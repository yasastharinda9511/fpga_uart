==> flow/design.v <==
module rx(rx,s_tick,out_data,recieve_over);
	input s_tick,rx;
	output reg [7:0] out_data;
	reg [3:0] tick_count=4'b0000;
	parameter IDLE=3'b00,start =2'b01, data_bits=2'b10,end_bit=2'b11;
	reg [2:0] state = IDLE;
	reg [2:0]data_index=3'b111;
	output reg recieve_over=1'b0;
	always@(posedge s_tick)
		begin
			case(state)
				start: 
					begin
						if (tick_count==4'b0111) 
							begin
								state= data_bits;
								tick_count=4'b0000;
								data_index=3'b111;
							end	
						else tick_count= tick_count+1;
					end
				data_bits:
					begin
					if (tick_count==4'b1111)
						begin
							out_data[data_index]=rx;
							tick_count=4'b0000;
							if(data_index==3'b000) 
								begin
									state= end_bit;
									tick_count=4'b0000;
								end
							else data_index=data_index-1;
						end
					else tick_count=tick_count+1'b1;
					end
				end_bit:
					begin
						if (tick_count==4'b1111)
							begin
								state =IDLE;
								recieve_over=rx;
							end
						else tick_count=tick_count+1'b1; 
					end
				default:
					begin
						state=IDLE;
						tick_count=4'b0000;
						data_index=3'b111;
						recieve_over=1'b0;
						if(rx==1'b0) state=start;
					end
			endcase
		end
endmodule
Reports on rx --
Tool output for the design above, in the order of the flow. Line numbers count from 1 in the design file above. Operators: Yosys type, input widths -> output width; for muxes data width and select width s. Library cell names are shortened. Not given: --
Inputs: design top rx, clock s_tick, cell library sky130hd, library corner tt_025C_1v80

After elaboration --
Counts by Yosys on the flattened word-level netlist (proc, flatten, opt, wreduce; memories kept). Register bits leave out memories and registers merged into their read ports (data or address). Print and check cells are left out.
Operators by class: divide/modulo/power cells 0, $lt $le $gt $ge 0, $add $sub $neg 4, eq/ne operators 11, reductions and logical operators 6, mux-type cells 16, multiply operators 0, bitwise logic cells 5, shift-type cells 2
Operators with widths (count):
- $mux 3 | 7
- $pmux 3 s3 | 2
- $ne 2x2->1 const B | 6
- $pmux 4 s3 | 1
- $mux 4 | 3
- $shift 1x4->8 | 1
- $shift 1x4->8 const A | 1
- $add 4x1->4 const B | 2
- $reduce_and 4->1 | 2
- $and 8x8->8 | 1
- $or 8x8->8 | 1
- $not 8->8 | 1
- $eq 3x2->1 const B | 2
- $reduce_and 2->1 | 2
- $neg 3->4 | 1
- $eq 4x3->1 const B | 1
- $eq 4x4->1 const B | 1
- $sub 3x1->3 const B | 1
- $eq 3x1->1 const B | 1
- $logic_not 3->1 | 1
- $not 1->1 | 2
- $reduce_or 2->1 | 1
- $pmux 1 s2 | 1
- $mux 1 | 2
Storage and ports: word width x clocked read ports 0, register bits 19, elaborated cells 49, ROM bits 0, input port bits 2, bits in latches 0, memories kept 0, RAM bits 0, output and inout port bits 9

Depth --
Yosys ltp: most cells in a row. Word level: on the elaborated netlist, between registers, memories and ports. Mapped: between sequential cells and ports; inverters and the memories' decode and read muxes count.
Logic depth: word-level depth 5, ABC_AREA 0, depth in mapped cells 7, mapped depth without buffers 6

Netlist --
Yosys stat after the flow's synthesis: flattened, memories mapped to cells. It holds for the ABC_AREA given above (unset counts as 0); a run with the other value may have another netlist. The area totals of this step are shown rounded.
Cell types:
- edfxtp_1 | count 18, total area 540.518 um^2
- ha_1 | count 9, total area 112.608 um^2
- inv_1 | count 9, total area 33.782 um^2
- mux2_1 | count 3, total area 33.782 um^2
- nor2_1 | count 9, total area 33.782 um^2
- mux2_4 | count 2, total area 30.029 um^2
- nand2_1 | count 7, total area 26.275 um^2
- o311ai_4 | count 1, total area 26.275 um^2
- nand3_1 | count 4, total area 20.019 um^2
- xor2_1 | count 2, total area 17.517 um^2
- a21oi_1 | count 3, total area 15.014 um^2
- o21ai_0 | count 3, total area 15.014 um^2
- and3_1 | count 2, total area 12.512 um^2
- nor4_2 | count 1, total area 12.512 um^2
- and4_4 | count 1, total area 11.261 um^2
- buf_6 | count 1, total area 11.261 um^2
- or3_4 | count 1, total area 11.261 um^2
- o21ai_1 | count 2, total area 10.01 um^2
Other cell types: 12; their cells: 12.
Synthesis totals: sequential area 541 um^2, chip area (Yosys) 1050 um^2, buffer cells 2, cell count 90, flip-flops 18

Path before layout --
Source: OpenSTA report_checks on the synthesized netlist (no wires, ideal clock, input and output delay 20% of the period each), path of least setup slack; recovery checks are left aside. Register names are those of the netlist, which keeps one name where synthesis merged equal registers.
Timing path after synthesis: kind register to register, from register data_index[0], to register out_data[0], path buffers 1, data required time 2.398 ns, delay of the path 2.008 ns, clock period 2.66 ns, data arrival time 1.746 ns, driving pins on the path 7, setup slack 0.652 ns, launch time at the first pin 0.000 ns, setup time 0.262 ns, synthesis period reached 2.008 ns
"delay of the path" = arrival - input delay + setup time. "driving pins on the path" counts driving pins, that of a launching flip-flop among them; a cell with two outputs on the path counts twice. "synthesis period reached" is the clock period less the worst setup slack; recovery checks do not enter. This is arithmetic on one report: input and output delays are still those of the set period (20% each). Between the ends stands the longest chain of elaborated cells between them, by number of cells; it is not shown to be the way that was timed. Of several equally long chains one is given. A line is the first line of the expression or statement that the cell stems from. Yosys adds cells for indexed reads and writes and turns some case tables into memories. A register here has more assigning lines than the two given.
Between the ends, after synthesis: cells stage by stage edfxtp_1 > inv_1 > ha_1 > ha_1 > buf_2 > nor4_2 > mux2_1, cells in the longest elaborated chain 5, elaborated cells between the ends (all ways) 6, source lines of those cells 1, those cells by class add/sub: 1; shift: 2; logic: 3
Ends and longest elaborated chain, after synthesis:
- start, declared | line 7 | reg [2:0]data_index=3'b111;
- start, assigned | line 18 | data_index=3'b111;
- start, assigned | line 33 | else data_index=data_index-1;
- $neg 3->4 | line 26 | out_data[data_index]=rx;
- $shift 1x4->8 | line 26
- $not 8->8 | line 26
- $and 8x8->8 | line 26
- $or 8x8->8 | line 26
- end, assigned | line 26
- end, declared | line 3 | output reg [7:0] out_data;

Path in the finished layout --
From the final timing report of job 1: the path of least setup slack in the routed layout; clock arrival at registers is part of the times.
Timing path post-layout: kind register to register, from register data_index[0], to register out_data[0], driving pins on the path 6, setup slack 1.25 ns, clock period 3.45 ns, setup time 0.25 ns, path buffers 0, data required time 3.48 ns, launch time at the first pin 0.27 ns, data arrival time 2.23 ns
Between the ends stands the longest chain of elaborated cells between them, by number of cells; it is not shown to be the way that was timed. Of several equally long chains one is given. A register here has more assigning lines than the two given.
Between the ends, post-layout: cells stage by stage edfxtp_1 > inv_1 > ha_1 > ha_1 > nor4_2 > mux2_1, cells in the longest elaborated chain 5, elaborated cells between the ends (all ways) 6, source lines of those cells 1, those cells by class add/sub: 1; shift: 2; logic: 3
Ends and longest elaborated chain, post-layout:
- start, declared | line 7 | reg [2:0]data_index=3'b111;
- start, assigned | line 18 | data_index=3'b111;
- start, assigned | line 33 | else data_index=data_index-1;
- $neg 3->4 | line 26 | out_data[data_index]=rx;
- $shift 1x4->8 | line 26
- $not 8->8 | line 26
- $and 8x8->8 | line 26
- $or 8x8->8 | line 26
- end, assigned | line 26
- end, declared | line 3 | output reg [7:0] out_data;

Data sheet: physical implementation of rx

Module rx, platform sky130hd: 2 stored runs of the flow (Yosys, OpenROAD) with differing settings, in no particular order. Input and output delays are each 20% of the period that was set; the output load is 0.01 pF.
"reached clock period" is the run's clock period less its worst setup slack. It is reckoned from that one timing run; input and output delays stay at 20% of the period that was set.
"time on the worst setup path": the worst setup path's part of the clock period (all of it between registers, 20% less for each end at a port) less its slack. A launch clock that arrives late makes it longer, a capture clock that arrives late makes it shorter.
"total power after layout" is the tool's figure for a default switching activity; nothing was simulated.
Results are given in rounded form.

[job 1] flow files
==> flow/run.sh <==
#!/bin/bash
# the make line also repeats the synthesis and layout settings of config.mk as NAME=value (left out here)
make -C /OpenROAD-flow-scripts/flow DESIGN_CONFIG=/design/flow/config.mk WORK_HOME=/design/flow/orfs CLKGATE_MAP_FILE= finish
==> flow/config.mk <==
export PLATFORM = sky130hd
export DESIGN_NAME = rx
export DESIGN_NICKNAME = rx
export VERILOG_FILES = /design/flow/design.v
export SDC_FILE = /design/flow/constraint.sdc
export NUM_CORES = 4
export LEC_CHECK = 0
export CAP_MARGIN = 10
export CELL_PAD_IN_SITES_DETAIL_PLACEMENT = 0
export CORE_ASPECT_RATIO = 0.79
export CORE_MARGIN = 2
export CORE_UTILIZATION = 45
export CTS_CLUSTER_SIZE = 85
export GPL_TIMING_DRIVEN = 1
export SETUP_SLACK_MARGIN = 0.04
export SLEW_MARGIN = 20
==> flow/constraint.sdc <==
create_clock -name core_clock -period 3.45 [get_ports {s_tick}]
set_input_delay 0.6900 -clock core_clock [delete_from_list [all_inputs] [get_ports {s_tick}]]
set_output_delay 0.6900 -clock core_clock [all_outputs]
set_load 0.01 [all_outputs]

[job 1] result: standard-cell area after routing 1190 um^2; worst hold slack after layout 0.572 ns; total negative slack on setup checks 0.000 ns; lowest setup slack 1.25 ns; utilization of the finished layout 0.542; total power after layout 818 µW; chip area after synthesis (Yosys) 1050 um^2; reached clock period 2.196 ns; overall die area 2740 um^2; time on the worst setup path 2.20 ns; class of the worst setup path register to register

[job 2] flow files
==> flow/run.sh <==
#!/bin/bash
# the make line also repeats the synthesis and layout settings of config.mk as NAME=value (left out here)
make -C /OpenROAD-flow-scripts/flow DESIGN_CONFIG=/design/flow/config.mk WORK_HOME=/design/flow/orfs CLKGATE_MAP_FILE= finish
==> flow/config.mk <==
export PLATFORM = sky130hd
export DESIGN_NAME = rx
export DESIGN_NICKNAME = rx
export VERILOG_FILES = /design/flow/design.v
export SDC_FILE = /design/flow/constraint.sdc
export NUM_CORES = 4
export LEC_CHECK = 0
export CAP_MARGIN = 15
export CORE_ASPECT_RATIO = 0.62
export CORE_MARGIN = 2
export CORE_UTILIZATION = 21
export CTS_CLUSTER_DIAMETER = 308
export CTS_CLUSTER_SIZE = 67
export GPL_ROUTABILITY_DRIVEN = 0
export MAX_ROUTING_LAYER = met5
export PLACE_DENSITY_LB_ADDON = 0.07
export SLEW_MARGIN = 40
==> flow/constraint.sdc <==
create_clock -name core_clock -period 3.34 [get_ports {s_tick}]
set_input_delay 0.6680 -clock core_clock [delete_from_list [all_inputs] [get_ports {s_tick}]]
set_output_delay 0.6680 -clock core_clock [all_outputs]
set_load 0.01 [all_outputs]

[job 2] result: standard-cell area after routing 1260 um^2; worst hold slack after layout 0.569 ns; total negative slack on setup checks 0.000 ns; lowest setup slack 1.12 ns; utilization of the finished layout 0.26; total power after layout 907 µW; chip area after synthesis (Yosys) 1050 um^2; reached clock period 2.221 ns; overall die area 5610 um^2; time on the worst setup path 2.22 ns; class of the worst setup path register to register

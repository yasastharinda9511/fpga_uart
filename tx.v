==> flow/design.v <==
module tx(tx_data,s_tick,transmit_over,tx,transmit_begin,transmit_active);
    input s_tick;
	 input transmit_begin;
    input [7:0]tx_data;
    output reg transmit_over=1'b1;
    parameter IDLE = 2'b00, start_bit=2'b01, data_bits=2'b10,end_bit=2'b11;
    reg [2:0] state1 ;
    reg [2:0]data_index=3'b111;
    reg [3:0] counter_tick;
	 output reg tx;
	 output reg transmit_active=1'b0;
    always@(posedge s_tick)
        begin
            case (state1)
                start_bit:
                    begin
                        tx=1'b0;
                        if (counter_tick==4'b1111)
                            begin
                                state1= data_bits;
                                counter_tick= 4'b0000;
                            end
                        else counter_tick=counter_tick+1;
                    end
                data_bits:
                    begin
								transmit_active=1'b1;
                        tx= tx_data[data_index];
                        if (counter_tick==4'b1111)
                            begin
                                counter_tick=  4'b0000;
                                if(data_index==3'b000) state1=end_bit;
                                else data_index=data_index-1;
                            end
                        else counter_tick=counter_tick+1; 
                    end
                end_bit:
                    begin
                        tx=1'b1;
                        if (counter_tick==4'b1111) 
								begin
									state1=IDLE;
									transmit_over=1'b1;
								end
                        else counter_tick=counter_tick+1; 
                    end 
                default:
                    begin
                        state1=IDLE;
                        tx=1'b1;
                        counter_tick=3'b000;
                        data_index=3'b111;
                        if(transmit_begin==1'b0)  
                            begin 
                                state1=start_bit;
										  transmit_over=1'b0;
										  transmit_active=1'b0;
                        end
                end
            endcase
        end
endmodule 
# Tool chain data of tx
# The steps from the RTL of tx to its reports follow in flow order.
# Line numbers count from 1 in the design file above.
# Operators carry their Yosys type and port widths (W data, S select, Z words).
# Cell names lack the library's common part.
# The mark n/a stands for no value.
# inputs
top_module	tx
clock_port	s_tick
cell_library	sky130hd
pvt_corner	tt_025C_1v80

# Word-level counts
# Yosys after proc, flatten, opt, wreduce and memory -nomap, before mapping. Memory bits, and registers merged into a memory's read port (data or address), are not among the register bits. Print and check cells are not counted. Equal cells are merged and count once.
# word_totals
regBits	13
in_bits	10
out_inout_bits	3
word_cells	47
# op_classes
add_sub_neg	2
n_reduce_logical	7
shift	1
mux	17
eq_ne	12
logic	2
# op_table
cell	count
$mux W3	6
$ne A2 B2 Y1 const B	6
$pmux W3 S3	1
$shiftx A8 B3 Y1	1
$pmux W4 S2	1
$mux W4	2
$eq A3 B2 Y1 const B	2
$reduce_and A3 Y1	2
$pmux W3 S2	1
$pmux W1 S2	3
$ne A2 B1 Y1 const B	2
$reduce_or A2 Y1	2
$add A4 B1 Y4 const B	1
$eq A4 B4 Y1 const B	1
$reduce_and A4 Y1	1
$sub A3 B1 Y3 const B	1
$eq A3 B1 Y1 const B	1
$logic_not A3 Y1	1
$mux W1	3
$not A1 Y1	2
$reduce_and A2 Y1	1

# Depth
# Longest topological path by Yosys (ltp), each cell counted once; first at word level (registers and memories cut), then after technology mapping (sequential cells cut; the memories' decode and read muxes count).
# depth
ltp_word	4
ABC_AREA	1
depth_mapped	7
mapped_depth_nobuf	7

# Netlist
# Source: synth_stat.txt of the flow (Yosys; design flattened, memories mapped). It holds for the ABC_AREA given above (unset counts as 0); a run with the other value may have another netlist.
# The area totals of this step are shown rounded.
# mapped
cell_count	81
flip_flops	14
sequential_area_um2	370
yosys_area_um2	690
buffers	0
# by_type
cell_type	count	type_area_um2
edfxtp_1	9	270.259
dfxtp_1	5	100.096
nand2_1	19	71.318
inv_1	13	48.797
ha_1	3	37.536
nand3_1	7	35.034
nor2_1	7	26.275
a21oi_1	4	20.019
o21ai_0	3	15.014
nand2_2	2	12.512
or2_2	2	12.512
nand3_2	1	10.01
xor2_1	1	8.758
inv_2	2	7.507
o21a_1	1	7.507
o22ai_1	1	6.256
o21ai_1	1	5.005

# Worst setup path after synthesis
# Path of least setup slack by OpenSTA after synthesis, without wires, with an ideal clock, recovery checks aside; 20% of the period is set as input and as output delay. Where synthesis merged equal registers, the netlist keeps one of their names.
# synth_timing
path_kind	reg2reg
startpoint	reg data_index[0]
endpoint	reg data_index[0]
t_first_pin_ps	0
t_arrival_ps	1089
setup_ps	319
clock_period_ps	1600
delay_ps	1408
required_time_ps	1281
n_path_buf	0
stages	7
slack_ps	192
synth_period_reached_ps	1408
# "delay_ps" = arrival - input delay + setup time.
# "stages": output pins that drive a net of the path, with the launching flip-flop's if there is one; two outputs of one cell count as two.
# "synth_period_reached_ps" = period - worst setup slack (recovery checks aside). The figure is calculated, with input and output delays left at 20% of the set period.
# Between the ends stands the longest chain of elaborated cells between them, by number of cells; it is not shown to be the way that was timed. Of several equally long chains one is given.
# A line is the first line of the expression or statement that the cell stems from. Yosys adds cells for indexed reads and writes and turns some case tables into memories.
# Only ways into the end's enable, where the timed path ends, are counted here.
# synth_via
cell_sequence	edfxtp_1 inv_2 ha_1 inv_1 nor2_1 o21a_1 nor2_1
elab_chain_cells	3
cone_cells	3
lines_between	1
classes_between	1 x eq/ne; 2 x reduce/logical
# synth_rtl
item	line	source
start: declaration	8	reg [2:0]data_index=3'b111;
start: assignment	33	else data_index=data_index-1;
start: assignment	52	data_index=3'b111;
$logic_not A3 Y1	32	if(data_index==3'b000) state1=end_bit;
$ne A2 B2 Y1	n/a
$reduce_and A3 Y1	n/a
end: assignment	33
end: assignment	52
end: declaration	8

# Path in the finished layout
# From the final timing report of entry A: the path of least setup slack in the routed layout; clock arrival at registers is part of the times.
# The path's times are printed in steps of 10 ps; the period is the one set.
# layout_timing
path_kind	reg2reg
startpoint	reg data_index[0]
endpoint	reg data_index[1]
required_time_ps	1580
stages	7
slack_ps	100
t_arrival_ps	1480
t_first_pin_ps	280
setup_ps	310
clock_period_ps	1610
n_path_buf	0
# Between the ends stands the longest chain of elaborated cells between them, by number of cells; it is not shown to be the way that was timed. Of several equally long chains one is given.
# Only ways into the end's enable, where the timed path ends, are counted here.
# layout_via
cell_sequence	edfxtp_1 inv_2 ha_1 inv_1 nor2_1 o21a_1 nor2_1
elab_chain_cells	3
cone_cells	3
lines_between	1
classes_between	1 x eq/ne; 2 x reduce/logical
# layout_rtl
item	line	source
start: declaration	8	reg [2:0]data_index=3'b111;
start: assignment	33	else data_index=data_index-1;
start: assignment	52	data_index=3'b111;
$logic_not A3 Y1	32	if(data_index==3'b000) state1=end_bit;
$ne A2 B2 Y1	n/a
$reduce_and A3 Y1	n/a
end: assignment	33
end: assignment	52
end: declaration	8

# Record of 2 stored runs of the RTL-to-layout flow on tx, platform sky130hd. The runs are unordered. Constraints: input delay and output delay 20% of the set period each, output load 0.01 pF.
# "achievedPeriod_ps": clock period set for the run, less the worst setup slack. It is reckoned from that one timing run; input and output delays stay at 20% of the period that was set.
# "power.total_w" rests on the timing tool's default activity at the inputs, not on a simulated workload.
# The measured numbers are rounded.
# A setting shown as n/a is not set for that run.
run name	period_ns	CORE_UTILIZATION	PLACE_DENSITY_LB_ADDON	CORE_MARGIN	CELL_PAD_IN_SITES_GLOBAL_PLACEMENT	TNS_END_PERCENT	ABC_AREA	GPL_TIMING_DRIVEN	CTS_CLUSTER_SIZE	CTS_CLUSTER_DIAMETER	CAP_MARGIN	SLEW_MARGIN	SETUP_SLACK_MARGIN	layout_utilization_frac	final_setup_ws_ps	ws_hold_ps	achievedPeriod_ps	finish.stdcell_area_um2	power.total_w	post_synth_area_um2	die_um2
entry A	1.61	63	0.27	10	0	40	1	0	96	230	20	20	n/a	0.89	98	470	1512	870	0.0013	690	2800
entry B	1.63	40	n/a	2	n/a	n/a	n/a	n/a	n/a	n/a	20	20	0.47	0.67	250	460	1380	1000	0.0014	670	2000
